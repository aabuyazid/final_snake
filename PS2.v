==> flow/design.v <==
module GetPS2Data(
    input PS2CLK,
    input PS2Data,
    output reg [0:21] Data
);
initial 
    Data = 22'h3FFFFF;
always @(negedge PS2CLK) begin
    Data <= {PS2Data,Data[0:20]};
end
endmodule
module PS2(
    input PS2CLK,
    input PS2Data,
    output [7:0] KeyPress,
    output newKey
);
wire [0:21] Data;
wire ready, KeyRelease;
reg [7:0] PrevKeyPress = 8'hF0;
reg [7:0] KeyPress_reg = 8'hF0;
assign KeyPress = KeyPress_reg;
GetPS2Data get (PS2CLK,PS2Data,Data);
assign KeyRelease = (Data[13:20] == 8'hF0) ? 1:0;
assign newKey = (PrevKeyPress != KeyPress);
always @(negedge PS2CLK) begin
    if(KeyRelease) begin
        PrevKeyPress <= KeyPress_reg;
        KeyPress_reg <= Data[2:9];
    end
    else begin
        KeyPress_reg <= KeyPress_reg;
        PrevKeyPress <= PrevKeyPress;
    end
end
endmodule
Step by step through the tools: PS2:

The steps from the RTL of PS2 to its reports follow in flow order.
Line numbers count from 1 in the design file above.
Library cell names are shortened.
A cell with -- has no value.

* top: PS2
* clock input: PS2CLK
* library: sky130hd
* corner: tt_025C_1v80

Elaborated design:

Counts by Yosys on the flattened word-level netlist (proc, flatten, opt, wreduce; memories kept). Register bits leave out memories and registers merged into their read ports (data or address); mux counts leave out enables and synchronous resets folded into registers. Print and check cells are left out. Cells with the same type and inputs are merged into one.

* bits in registers: 38
* bits in latches: 0
* memory bits (writable): 0
* bits in read-only memories: 0
* word width x clocked read ports: 0
* memories kept: 0
* input port bits: 2
* output and inout bits: 9
* word-level cells: 6

* add/sub/neg operators: 0
* multipliers: 0
* div/mod/pow operators: 0
* order comparisons: 0
* equal/unequal tests: 2
* shift operators: 0
* muxes and demuxes: 1
* bitwise gates (word level): 0
* reductions and logical operators: 0

Operators with widths (number)
* 8-bit != test: 1
* 8-bit == test (second input constant): 1
* 1-bit 2-to-1 mux: 1

Depth:

Depth = most cells in a row (Yosys ltp): at word level without a register or memory, in the mapped netlist without a sequential cell, where the memories' decode and read muxes count.

* depth in word-level cells: 2
* ABC_AREA: 0
* mapped depth: 3
* mapped depth without buffers: 3

Synthesis result:

The flow's flattened synthesis, as Yosys stat reports it; memories are mapped. The netlist is that of the ABC_AREA named above (0 if unset); the other value can give another one.
The area totals of this step are shown rounded.

Cell types
* edfxtp_1: number 16, area in all 480.461 µm²
* dfxtp_1: number 21, area in all 420.403 µm²
* xor2_1: number 8, area in all 70.067 µm²
* nor4_1: number 2, area in all 12.512 µm²
* or4_1: number 1, area in all 7.507 µm²
* nand4_1: number 1, area in all 6.256 µm²
* inv_1: number 1, area in all 3.754 µm²
* nand2_1: number 1, area in all 3.754 µm²
* nor2_1: number 1, area in all 3.754 µm²

* standard cells after synthesis: 52
* cell area after synthesis: 1000 µm²
* sequential part of the area: 900 µm²
* mapped flip-flops: 37
* buffer cells: 0

The figures by module come from a second, unflattened synthesis with its own total; it is not the netlist above.

* cells (unflattened synthesis): 54
* area (unflattened synthesis): 1000 µm²

Each row is one instance without its submodules.

By module
* PS2: instances 1, cells 31, area 590 µm², seq. area 480 µm²
* GetPS2Data: instances 1, cells 23, area 440 µm², seq. area 440 µm²

--- measured runs ---
Top module PS2; platform sky130hd; tools Yosys and OpenROAD; 2 stored runs in no particular order. Input and output delays are each 20% of the period that was set; the output load is 0.01 pF.
"total power after layout" rests on the timing tool's default activity at the inputs, not on a simulated workload.
Measured values are rounded.

### Run 1

==> flow/run.sh <==
#!/bin/bash
# the make line also repeats the synthesis and layout settings of config.mk as NAME=value (left out here)
make -C /OpenROAD-flow-scripts/flow DESIGN_CONFIG=/design/flow/config.mk WORK_HOME=/design/flow/orfs CLKGATE_MAP_FILE= finish
==> flow/config.mk <==
export PLATFORM = sky130hd
export DESIGN_NAME = PS2
export DESIGN_NICKNAME = PS2
export VERILOG_FILES = /design/flow/design.v
export SDC_FILE = /design/flow/constraint.sdc
export NUM_CORES = 4
export LEC_CHECK = 0
export CAP_MARGIN = 20
export CORE_ASPECT_RATIO = 1.44
export CORE_MARGIN = 2
export CORE_UTILIZATION = 21
export CTS_CLUSTER_SIZE = 44
export HOLD_SLACK_MARGIN = -0.01
export MAX_ROUTING_LAYER = met5
export PLACE_DENSITY = 0.49
export SLEW_MARGIN = 20
==> flow/constraint.sdc <==
create_clock -name core_clock -period 2.3 [get_ports {PS2CLK}]
set_input_delay 0.4600 -clock core_clock [delete_from_list [all_inputs] [get_ports {PS2CLK}]]
set_output_delay 0.4600 -clock core_clock [all_outputs]
set_load 0.01 [all_outputs]

Results of run 1:
- Chip area after synthesis (Yosys): 1000 µm²
- Overall die area: 5400 µm²
- Utilization: 33 %
- Worst setup slack after layout: -0.71 ns
- Post-route setup TNS: -3.2 ns
- Worst hold slack: 0.31 ns
- Total power after layout: 0.0014 W

### Run 2

==> flow/run.sh <==
#!/bin/bash
# the make line also repeats the synthesis and layout settings of config.mk as NAME=value (left out here)
make -C /OpenROAD-flow-scripts/flow DESIGN_CONFIG=/design/flow/config.mk WORK_HOME=/design/flow/orfs CLKGATE_MAP_FILE= finish
==> flow/config.mk <==
export PLATFORM = sky130hd
export DESIGN_NAME = PS2
export DESIGN_NICKNAME = PS2
export VERILOG_FILES = /design/flow/design.v
export SDC_FILE = /design/flow/constraint.sdc
export NUM_CORES = 4
export LEC_CHECK = 0
export CAP_MARGIN = 20
export CORE_MARGIN = 2
export CORE_UTILIZATION = 36
export SLEW_MARGIN = 20
==> flow/constraint.sdc <==
create_clock -name core_clock -period 3.63 [get_ports {PS2CLK}]
set_input_delay 0.7260 -clock core_clock [delete_from_list [all_inputs] [get_ports {PS2CLK}]]
set_output_delay 0.7260 -clock core_clock [all_outputs]
set_load 0.01 [all_outputs]

Results of run 2:
- Chip area after synthesis (Yosys): 1000 µm²
- Overall die area: 3200 µm²
- Utilization: 55 %
- Worst setup slack after layout: -0.36 ns
- Post-route setup TNS: -0.42 ns
- Worst hold slack: 0.32 ns
- Total power after layout: 0.00088 W
--- end ---
